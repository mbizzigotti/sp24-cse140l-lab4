==> flow/design.v <==
module dat_mem #(parameter W=8, byte_count=256)(
  input                           clk,
                                  write_en,   
  input  [$clog2(byte_count)-1:0] raddr,      
                                  waddr,      
  input  [ W-1:0]                 data_in,
  output [ W-1:0]                 data_out
    );
logic [W-1:0] core[byte_count];	 
assign data_out = core[raddr] ;	 
always_ff @ (posedge clk)
  if (write_en)
    core[waddr] <= data_in;
endmodule
module lfsr6(
  input              clk,
                     en,		   
			         init,		   
  input       [5:0]  taps,		   
                     start,		   
  output logic[5:0]  state);	   
  logic[5:0] taptrn;			   
  always @(posedge clk)
	if(init) begin
	  state  <= start;			   
	  taptrn <= taps;			   
	end
	else if(en)					   
	  state  <= {state[4:0],^(state&taptrn)};
endmodule
module top_level (
  input        clk, 
               init,
  output logic done);
logic      write_en;         
logic[7:0] raddr,            
           waddr;            
logic[7:0] data_in;          
wire [7:0] data_out;         
logic      LFSR_en;          
logic[5:0] taps,             
           start;            
logic[7:0] pre_len;          
logic      taps_en,          
           start_en,         
           prelen_en;        
logic      load_LFSR;        
wire [5:0] LFSR;             
logic[7:0] scram;            
logic[7:0] ct_inc;           
logic[7:0] pre_ct,
           next_pre_ct;
logic[7:0] next_waddr;
logic[7:0] next_raddr;
dat_mem dm1(.clk, .write_en, .raddr, .waddr,
            .data_in, .data_out);
lfsr6 l6(.clk, .en(LFSR_en), .init(load_LFSR),
         .taps, .start, .state(LFSR));
logic[7:0] ct;                   
always @(posedge clk)
  if(init)
    ct <= 0;
  else 
	ct <= ct + ct_inc;      
always @(posedge clk) begin
  next_waddr <= waddr + 'b1;
  next_raddr <= raddr + 'b1;
  pre_ct    <= next_pre_ct;
end
always_comb begin
  write_en  = 'b0;          
  LFSR_en   = 'b0;          
  prelen_en = 'b0;          
  taps_en   = 'b0;          
  start_en  = 'b0;          
  load_LFSR = 'b0;          
  ct_inc    = 'b1;          
  data_in   = 'b0;
  raddr     = 'b0;
  waddr     = 'd64;
  next_pre_ct = 'b0;
  if (ct < 2) begin end
  else if (ct == 2)
    begin              
      raddr      = 'd61;
      waddr      = 'd64;          
      prelen_en  = 'b1;
    end
  else if (ct == 3)
    begin              
      raddr      = 'd62;   
      waddr      = 'd64;
      taps_en    = 'b1;
    end                
  else if (ct == 4)
    begin
      raddr      = 'd63;
		  waddr      = 'd64;
      start_en   = 'b1;
    end
	else if (ct == 5)
    begin
      raddr      = 'd0;
      waddr      = 'd64;
      load_LFSR  = 'b1;    
    end
  else if (ct == 6)
    begin
      LFSR_en  = 'b1;
      write_en = 'b1;
      waddr = 'd64;
      data_in = 8'h5f ^ {2'b00, LFSR};
      next_pre_ct = pre_len - 'b1;
    end
	else begin
    LFSR_en  = 'b1;
    write_en = 'b1;
    waddr = next_waddr;
    if (pre_ct != 0) begin
      next_pre_ct = pre_ct - 'b1;
      data_in = 8'h5f ^ {2'b00, LFSR};
    end
    else begin
      raddr = next_raddr;
      data_in = data_out ^ {2'b00, LFSR};
    end
	end
end 
always @(posedge clk)
  if(prelen_en)
    pre_len <= data_out;       
  else if(taps_en)
    taps    <= data_out[5:0];       
  else if(start_en)
    start   <= data_out[5:0];       
assign done = (waddr > 127);
endmodule
* From RTL to reports: top_level *
The steps from the RTL of top_level to its reports follow in flow order.
Line numbers count from 1 in the design file above.
Not given: -

inputs
  top = top_level
  clock = clk
  cell library = sky130hd
  library corner = tt_025C_1v80

* Word-level counts *
Counts by Yosys on the flattened word-level netlist (proc, flatten, opt, wreduce; memories kept). Register bits leave out memories and registers merged into their read ports (data or address); mux counts leave out enables and synchronous resets folded into registers. Print and check cells are left out. Cells with the same type and inputs are merged into one.

storage and ports
  input bits = 2
  register bits = 16
  word-level cells = 17

cells by class
  add/sub/neg operators = 2
  muxes and demuxes = 6
  equal/unequal tests = 5
  magnitude comparators = 2

operator list
  cell                                                 number
  2-to-1 mux 8 bit                                     6
  == test 8 x 3 -> 1 bit with constant B               3
  adder 8 x 1 -> 8 bit with constant B                 2
  == test 8 x 2 -> 1 bit with constant B               2
  less-than comparator 8 x 2 -> 1 bit with constant B  1
  > comparator 8 x 7 -> 1 bit with constant B          1

* Depth *
Depth = most cells in a row (Yosys ltp): at word level without a register or memory, in the mapped netlist without a sequential cell, where the memories' decode and read muxes count.

depth
  depth in word-level cells = 8
  ABC_AREA = 0
  depth in mapped cells = 10
  gate-level depth less buffers = 10

* Synthesis result *
The flow's flattened synthesis, as Yosys stat reports it; memories are mapped. The netlist is that of the ABC_AREA named above (0 if unset); the other value can give another one.

cell types
  cell                       number  total area (µm²)
  sky130_fd_sc_hd__dfxtp_1   16      320.307
  sky130_fd_sc_hd__ha_1      5       62.56
  sky130_fd_sc_hd__xor2_1    7       61.309
  sky130_fd_sc_hd__nor2_1    12      45.043
  sky130_fd_sc_hd__nand3_1   8       40.038
  sky130_fd_sc_hd__and3_1    5       31.28
  sky130_fd_sc_hd__xnor2_1   3       26.275
  sky130_fd_sc_hd__nor2b_1   3       18.768
  sky130_fd_sc_hd__o41ai_2   1       16.266
  sky130_fd_sc_hd__inv_1     4       15.014
  sky130_fd_sc_hd__nor2_4    1       11.261
  sky130_fd_sc_hd__a311o_1   1       10.01
  sky130_fd_sc_hd__or4b_1    1       10.01
  sky130_fd_sc_hd__a311oi_1  1       8.758
  sky130_fd_sc_hd__a41oi_1   1       8.758
  sky130_fd_sc_hd__o21a_1    1       7.507
  sky130_fd_sc_hd__nor3_1    1       5.005
  sky130_fd_sc_hd__o21ai_0   1       5.005

Not listed: further types 3, cells in them 3.

synthesis totals
  mapped cells = 75
  mapped flip-flops = 16
  mapped area = 715.7 µm²

* Path before layout *
Path of least setup slack by OpenSTA after synthesis, without wires, with an ideal clock, recovery checks aside; 20% of the period is set as input and as output delay. Where synthesis merged equal registers, the netlist keeps one of their names.

timing post-synthesis
  path kind = register to output
  start = reg ct[0]
  end = out done
  path buffers = 0
  stages = 7
  arrival time = 1.536 ns
  time at the first pin = 0.000 ns
  setup slack = 1.424 ns
  clock period = 3.7 ns
  delay of the path = 1.536 ns
  synthesis period reached = 2.276 ns

"delay of the path" is the arrival time less input delay plus setup time.
At an output port there is no setup time.
"stages": output pins that drive a net of the path, with the launching flip-flop's if there is one; two outputs of one cell count as two.
"synthesis period reached" = period - worst setup slack (recovery checks aside). The figure is calculated, with input and output delays left at 20% of the set period.
Between the ends stands the longest chain of elaborated cells between them, by number of cells; it is not shown to be the way that was timed. Of several equally long chains one is given.
Each line given opens the expression or statement behind the cell; cells for indexed reads and writes are added by Yosys, which also makes memories of some case tables.

on the way, post-synthesis
  cells stage by stage = sky130_fd_sc_hd__dfxtp_1 > sky130_fd_sc_hd__inv_1 > sky130_fd_sc_hd__ha_1 > sky130_fd_sc_hd__or4b_1 > sky130_fd_sc_hd__o41ai_2 > sky130_fd_sc_hd__nor2_4 > sky130_fd_sc_hd__nor2b_1
  cells in the longest elaborated chain = 8

RTL lines, path post-synthesis
  element                      RTL line  RTL
  start: declaration           59        logic[7:0] ct;
  start: assignment            62        ct <= 0;
  start: assignment            64        ct <= ct + ct_inc;
  == test 8 x 3 -> 1 bit       107       else if (ct == 6)
  2-to-1 mux 8 bit             107
  2-to-1 mux 8 bit             101       else if (ct == 5)
  2-to-1 mux 8 bit             95        else if (ct == 4)
  2-to-1 mux 8 bit             89        else if (ct == 3)
  2-to-1 mux 8 bit             83        else if (ct == 2)
  2-to-1 mux 8 bit             82        if (ct < 2) begin end
  > comparator 8 x 7 -> 1 bit  136       assign done = (waddr > 127);
  end: declaration             34        output logic done);

* Worst path after layout *
From the final timing report of job 1: the path of least setup slack in the routed layout; clock arrival at registers is part of the times.

timing after layout
  path kind = register to output
  start = reg ct[0]
  end = out done
  clock period = 1.8 ns
  arrival time = 1.81 ns
  path buffers = 1
  stages = 8
  time at the first pin = 0.28 ns
  setup slack = -0.37 ns

Between the ends stands the longest chain of elaborated cells between them, by number of cells; it is not shown to be the way that was timed. Of several equally long chains one is given.

on the way, after layout
  cells stage by stage = sky130_fd_sc_hd__dfxtp_4 > sky130_fd_sc_hd__inv_4 > sky130_fd_sc_hd__ha_4 > sky130_fd_sc_hd__or4b_4 > sky130_fd_sc_hd__o41ai_4 > sky130_fd_sc_hd__nor2_4 > sky130_fd_sc_hd__nor2b_1 > sky130_fd_sc_hd__buf_2
  cells in the longest elaborated chain = 8

RTL lines, path after layout
  element                      RTL line  RTL
  start: declaration           59        logic[7:0] ct;
  start: assignment            62        ct <= 0;
  start: assignment            64        ct <= ct + ct_inc;
  == test 8 x 3 -> 1 bit       107       else if (ct == 6)
  2-to-1 mux 8 bit             107
  2-to-1 mux 8 bit             101       else if (ct == 5)
  2-to-1 mux 8 bit             95        else if (ct == 4)
  2-to-1 mux 8 bit             89        else if (ct == 3)
  2-to-1 mux 8 bit             83        else if (ct == 2)
  2-to-1 mux 8 bit             82        if (ct < 2) begin end
  > comparator 8 x 7 -> 1 bit  136       assign done = (waddr > 127);
  end: declaration             34        output logic done);

Appendix: measured runs

Stored flow runs of top_level (2 of them; Yosys, OpenROAD, sky130hd). They differ in their settings and are not a sequence. Constraints: input delay and output delay 20% of the set period each, output load 0.01 pF.
"power consumption" rests on the timing tool's default activity at the inputs, not on a simulated workload.
A setting shown as -- is not set for that run.

item                                job 1      job 2
period_ns                           1.8        4.37
CORE_UTILIZATION                    40         37
PLACE_DENSITY                       0.72       --
CORE_ASPECT_RATIO                   1.18       --
CELL_PAD_IN_SITES_GLOBAL_PLACEMENT  3          0
CELL_PAD_IN_SITES_DETAIL_PLACEMENT  1          --
CAP_MARGIN                          15         15
MIN_ROUTING_LAYER                   met1       met2
MAX_ROUTING_LAYER                   met5       met5
CORE_MARGIN                         2          3
SLEW_MARGIN                         20         20
SETUP_SLACK_MARGIN                  --         0.27
HOLD_SLACK_MARGIN                   --         0.09
GPL_ROUTABILITY_DRIVEN              --         0
CTS_CLUSTER_DIAMETER                --         47
power consumption (W)               0.0007459  0.000276
die outline area (µm²)              2144.8     2498.0
final design utilization (%)        60.8       44.8
smallest hold slack (ns)            0.428      0.441
setup slack of the worst path (ns)  -0.370     1.107
synthesis area (µm²)                715.7      715.7
